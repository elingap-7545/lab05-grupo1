==> flow/design.v <==
module multiplicador( input [2:0] MR, input [2:0] MD, input init, input clk, output reg [5:0] pp, output reg done);
reg sh;
reg rst;
reg add;
reg [5:0] A;
reg [2:0] B;
wire z;
reg [2:0] status =0;
assign z=(B==0)?1:0;
always @(posedge clk) begin
	if (rst) begin
		A = {3'b000,MD};
		B = MR;
	end
	else	begin 
		if (sh) begin
			A= A << 1;
			B = B >> 1;
		end
	end
end 
always @(posedge clk) begin
	if (rst) begin
		pp =0;
	end
	else	begin 
		if (add) begin
		pp =pp+A;
		end
	end
end
parameter START =0,  CHECK =1, ADD =2, SHIFT =3, END1 =4;
always @(posedge clk) begin
	case (status)
	START: begin
		sh=0;
		add=0;
		if (init) begin
			status=CHECK;
			done =0;
			rst=1;
		end
		end
	CHECK: begin 
		done=0;
		rst=0;
		sh=0;
		add=0;
		if (B[0]==1)
			status=ADD;
		else
			status=SHIFT;
		end
	ADD: begin
		done=0;
		rst=0;
		sh=0;
		add=1;
		status=SHIFT;
		end
	SHIFT: begin
		done=0;
		rst=0;
		sh=1;
		add=0;
		if (z==1)
			status=END1;
		else
			status=CHECK;
		end
	END1: begin
		done =1;
		rst =0;
		sh =0;
		add =0;
		status =START;
	end
	 default:
		status =START;
	endcase 
end 
endmodule
Step by step through the tools: multiplicador

The steps from the RTL of multiplicador to its reports follow in flow order.
Line numbers count from 1 in the design file above.
Operators carry their Yosys type and port widths (W data, S select, Z words).
The mark -- stands for no value.

Design top: multiplicador
Clock port: clk
Cell library: sky130hd
Timing corner: tt_025C_1v80

After elaboration

Source: Yosys, flattened and elaborated, memories not mapped. Widths are those after wreduce. Registers that Yosys merges into a memory's read port (data or address) are not register bits. Print and check cells do not count. Equal cells are merged and count once.

Add/sub/neg operators: 1
$mul: 0
Div/mod/pow operators: 0
Order comparisons: 0
Eq/ne operators: 5
Shift-type cells: 0
Mux-type cells: 15
Bitwise logic cells: 0
Reduce/logical cells: 13

Operators by type and width:

| operator             | count |
| $mux W3              | 5 |
| $reduce_or A4 Y1     | 3 |
| $pmux W3 S4          | 1 |
| $reduce_bool A2 Y1   | 4 |
| $eq A3 B2 Y1 const B | 2 |
| $logic_not A3 Y1     | 2 |
| $add A6 B6 Y6        | 1 |
| $mux W6              | 1 |
| $pmux W1 S2          | 3 |
| $reduce_and A2 Y1    | 2 |
| $mux W1              | 4 |
| $eq A3 B1 Y1 const B | 1 |
| $eq A3 B3 Y1 const B | 1 |
| $reduce_bool A3 Y1   | 1 |
| $reduce_or A3 Y1     | 1 |
| $pmux W1 S3          | 1 |
| $ne A2 B2 Y1 const B | 1 |

Bits in registers: 22
Latch bits: 0
Bits in writable memories: 0
Memory bits (read-only): 0
Word width x clocked read ports: 0
Memory cells: 0
Output and inout port bits: 7

Depth

Depth = most cells in a row (Yosys ltp): at word level without a register or memory, in the mapped netlist without a sequential cell, where the memories' decode and read muxes count.

Word-level depth: 4
ABC_AREA: 0
Gate-level depth with buffers: 6
Gate-level depth less buffers: 6

Synthesis result

Yosys stat after the flow's synthesis: flattened, memories mapped to cells. It holds for the ABC_AREA given above (unset counts as 0); a run with the other value may have another netlist.

Standard cells after synthesis: 101
Cell area after synthesis: 1099.8 sq um
Mapped flip-flops: 22

Cells by type:

| type                      | count | area in all (sq um) |
| sky130_fd_sc_hd__edfxtp_1 | 13    | 390.374 |
| sky130_fd_sc_hd__dfxtp_1  | 9     | 180.173 |
| sky130_fd_sc_hd__mux2_2   | 6     | 67.565 |
| sky130_fd_sc_hd__ha_1     | 5     | 62.56 |
| sky130_fd_sc_hd__mux2i_1  | 5     | 50.048 |
| sky130_fd_sc_hd__nor2_1   | 13    | 48.797 |
| sky130_fd_sc_hd__nand2_1  | 10    | 37.536 |
| sky130_fd_sc_hd__and2_1   | 5     | 31.28 |
| sky130_fd_sc_hd__fa_1     | 1     | 20.019 |
| sky130_fd_sc_hd__nor3_1   | 4     | 20.019 |
| sky130_fd_sc_hd__clkbuf_1 | 5     | 18.768 |
| sky130_fd_sc_hd__xnor2_1  | 2     | 17.517 |
| sky130_fd_sc_hd__xor2_1   | 2     | 17.517 |
| sky130_fd_sc_hd__a21oi_1  | 3     | 15.014 |
| sky130_fd_sc_hd__o21ai_0  | 3     | 15.014 |
| sky130_fd_sc_hd__a211oi_2 | 1     | 12.512 |
| sky130_fd_sc_hd__and4b_1  | 1     | 10.01 |
| sky130_fd_sc_hd__nand3_1  | 2     | 10.01 |

Other cell types: 11; their cells: 11.

Path before layout

OpenSTA on the mapped netlist: ideal clock, no wires. The path of least setup slack (recovery checks aside). Input and output delay are each 20% of the period. Register names are those of the netlist, which keeps one name where synthesis merged equal registers.

Path type: register to register
Start point: reg A[1]
End point: reg pp[5]
Period: 2260 ps
Arrival: 1654 ps
Data required time: 2145 ps
Slack: 491 ps
Path delay: 1769 ps
Driving pins on the path: 6
Buffers on the path: 0
Period reached after synthesis: 1769 ps

"path delay" is the arrival time less input delay plus setup time.
"driving pins on the path" counts driving pins, that of a launching flip-flop among them; a cell with two outputs on the path counts twice.
"period reached after synthesis" = period - worst setup slack (recovery checks aside). The figure is calculated, with input and output delays left at 20% of the set period.
Between the ends stands the longest chain of elaborated cells between them, by number of cells; it is not shown to be the way that was timed. Of several equally long chains one is given.
A line is the first line of the expression or statement that the cell stems from. Yosys adds cells for indexed reads and writes and turns some case tables into memories.

Cells stage by stage: sky130_fd_sc_hd__edfxtp_1 -> sky130_fd_sc_hd__ha_1 -> sky130_fd_sc_hd__a211oi_2 -> sky130_fd_sc_hd__o31ai_1 -> sky130_fd_sc_hd__or4_1 -> sky130_fd_sc_hd__and3_1
Cells in the longest elaborated chain: 1
Elaborated cells on any way between the ends: 1
Source lines of those cells: 1
Those cells by class: add/sub (1)

RTL lines, path post-synthesis:

| what          | RTL line | RTL |
| from (decl)   | 5        | `reg [5:0] A;` |
| from (assign) | 12       | `A = {3'b000,MD};` |
| from (assign) | 17       | `A= A << 1;` |
| $add A6 B6 Y6 | 28       | `pp =pp+A;` |
| to (assign)   | 24       | `pp =0;` |
| to (assign)   | 28       |  |
| to (decl)     | 1        | `module multiplicador( input [2:0] MR, input [2:0] MD, input init, input clk, output reg [5:0] pp, output reg d ...` |

Path in the finished layout

From the final timing report of run 2: the path of least setup slack in the routed layout; clock arrival at registers is part of the times.
The path's times are printed in steps of 10 ps; the period is the one set.

Path type: register to register
Start point: reg A[1]
End point: reg pp[5]
Period: 1900 ps
Arrival: 2040 ps
Data required time: 2110 ps
Slack: 70 ps
Driving pins on the path: 6
Buffers on the path: 0

Between the ends stands the longest chain of elaborated cells between them, by number of cells; it is not shown to be the way that was timed. Of several equally long chains one is given.

Cells stage by stage: sky130_fd_sc_hd__edfxtp_1 -> sky130_fd_sc_hd__ha_1 -> sky130_fd_sc_hd__a211oi_2 -> sky130_fd_sc_hd__o31ai_1 -> sky130_fd_sc_hd__or4_1 -> sky130_fd_sc_hd__and3_1
Cells in the longest elaborated chain: 1
Elaborated cells on any way between the ends: 1
Source lines of those cells: 1
Those cells by class: add/sub (1)

RTL lines, path after layout:

| what          | RTL line | RTL |
| from (decl)   | 5        | `reg [5:0] A;` |
| from (assign) | 12       | `A = {3'b000,MD};` |
| from (assign) | 17       | `A= A << 1;` |
| $add A6 B6 Y6 | 28       | `pp =pp+A;` |
| to (assign)   | 24       | `pp =0;` |
| to (assign)   | 28       |  |
| to (decl)     | 1        | `module multiplicador( input [2:0] MR, input [2:0] MD, input init, input clk, output reg [5:0] pp, output reg d ...` |

Stored flow runs of multiplicador (2 of them; Yosys, OpenROAD, sky130hd). They differ in their settings and are not a sequence. Constraints: input delay and output delay 20% of the set period each, output load 0.01 pF.
"clock period achieved" = clock period - worst setup slack. The figure is calculated, with input and output delays left at 20% of the set period.
By "allowed time less slack (worst setup path)" is meant the share of the clock period that the worst setup path is allowed (20% is reserved at inputs, 20% at outputs), minus its slack. Clock arrival times at its registers enter into it.
"total power of the final layout": no workload was simulated; the value follows from the tool's default switching activity.
"allowed time less slack (worst setup path)" is known to 10 ps.
Among the settings, - means not set for that run.
A result given as - is not shown for that run.

| item                                            | run 1 | run 2                |
| period_ns                                       | 1.82  | 1.9                  |
| CORE_UTILIZATION                                | 58    | 51                   |
| PLACE_DENSITY_LB_ADDON                          | 0.24  | -                    |
| CELL_PAD_IN_SITES_GLOBAL_PLACEMENT              | 1     | -                    |
| CELL_PAD_IN_SITES_DETAIL_PLACEMENT              | 2     | -                    |
| ABC_AREA                                        | 0     | -                    |
| GPL_ROUTABILITY_DRIVEN                          | 1     | -                    |
| CTS_CLUSTER_SIZE                                | 26    | -                    |
| MIN_ROUTING_LAYER                               | met1  | -                    |
| CAP_MARGIN                                      | 20    | 20                   |
| CORE_MARGIN                                     | 2     | 2                    |
| SLEW_MARGIN                                     | 20    | 20                   |
| standard-cell area after layout (sq um)         | -     | 1327.5               |
| final setup TNS (ps)                            | -     | 0                    |
| utilization after layout                        | -     | 0.663                |
| total power of the final layout (mW)            | -     | 2.311                |
| chip area after synthesis (Yosys) (sq um)       | -     | 1099.8               |
| total die area (sq um)                          | -     | 2543.7               |
| lowest hold slack (ps)                          | -     | 499                  |
| clock period achieved (ps)                      | -     | 1831                 |
| allowed time less slack (worst setup path) (ps) | -     | 1830                 |
| critical path type                              | -     | register to register |
| smallest setup slack (ps)                       | -     | 69                   |

Run 1: stopped before the end: placement reported DPL-0033
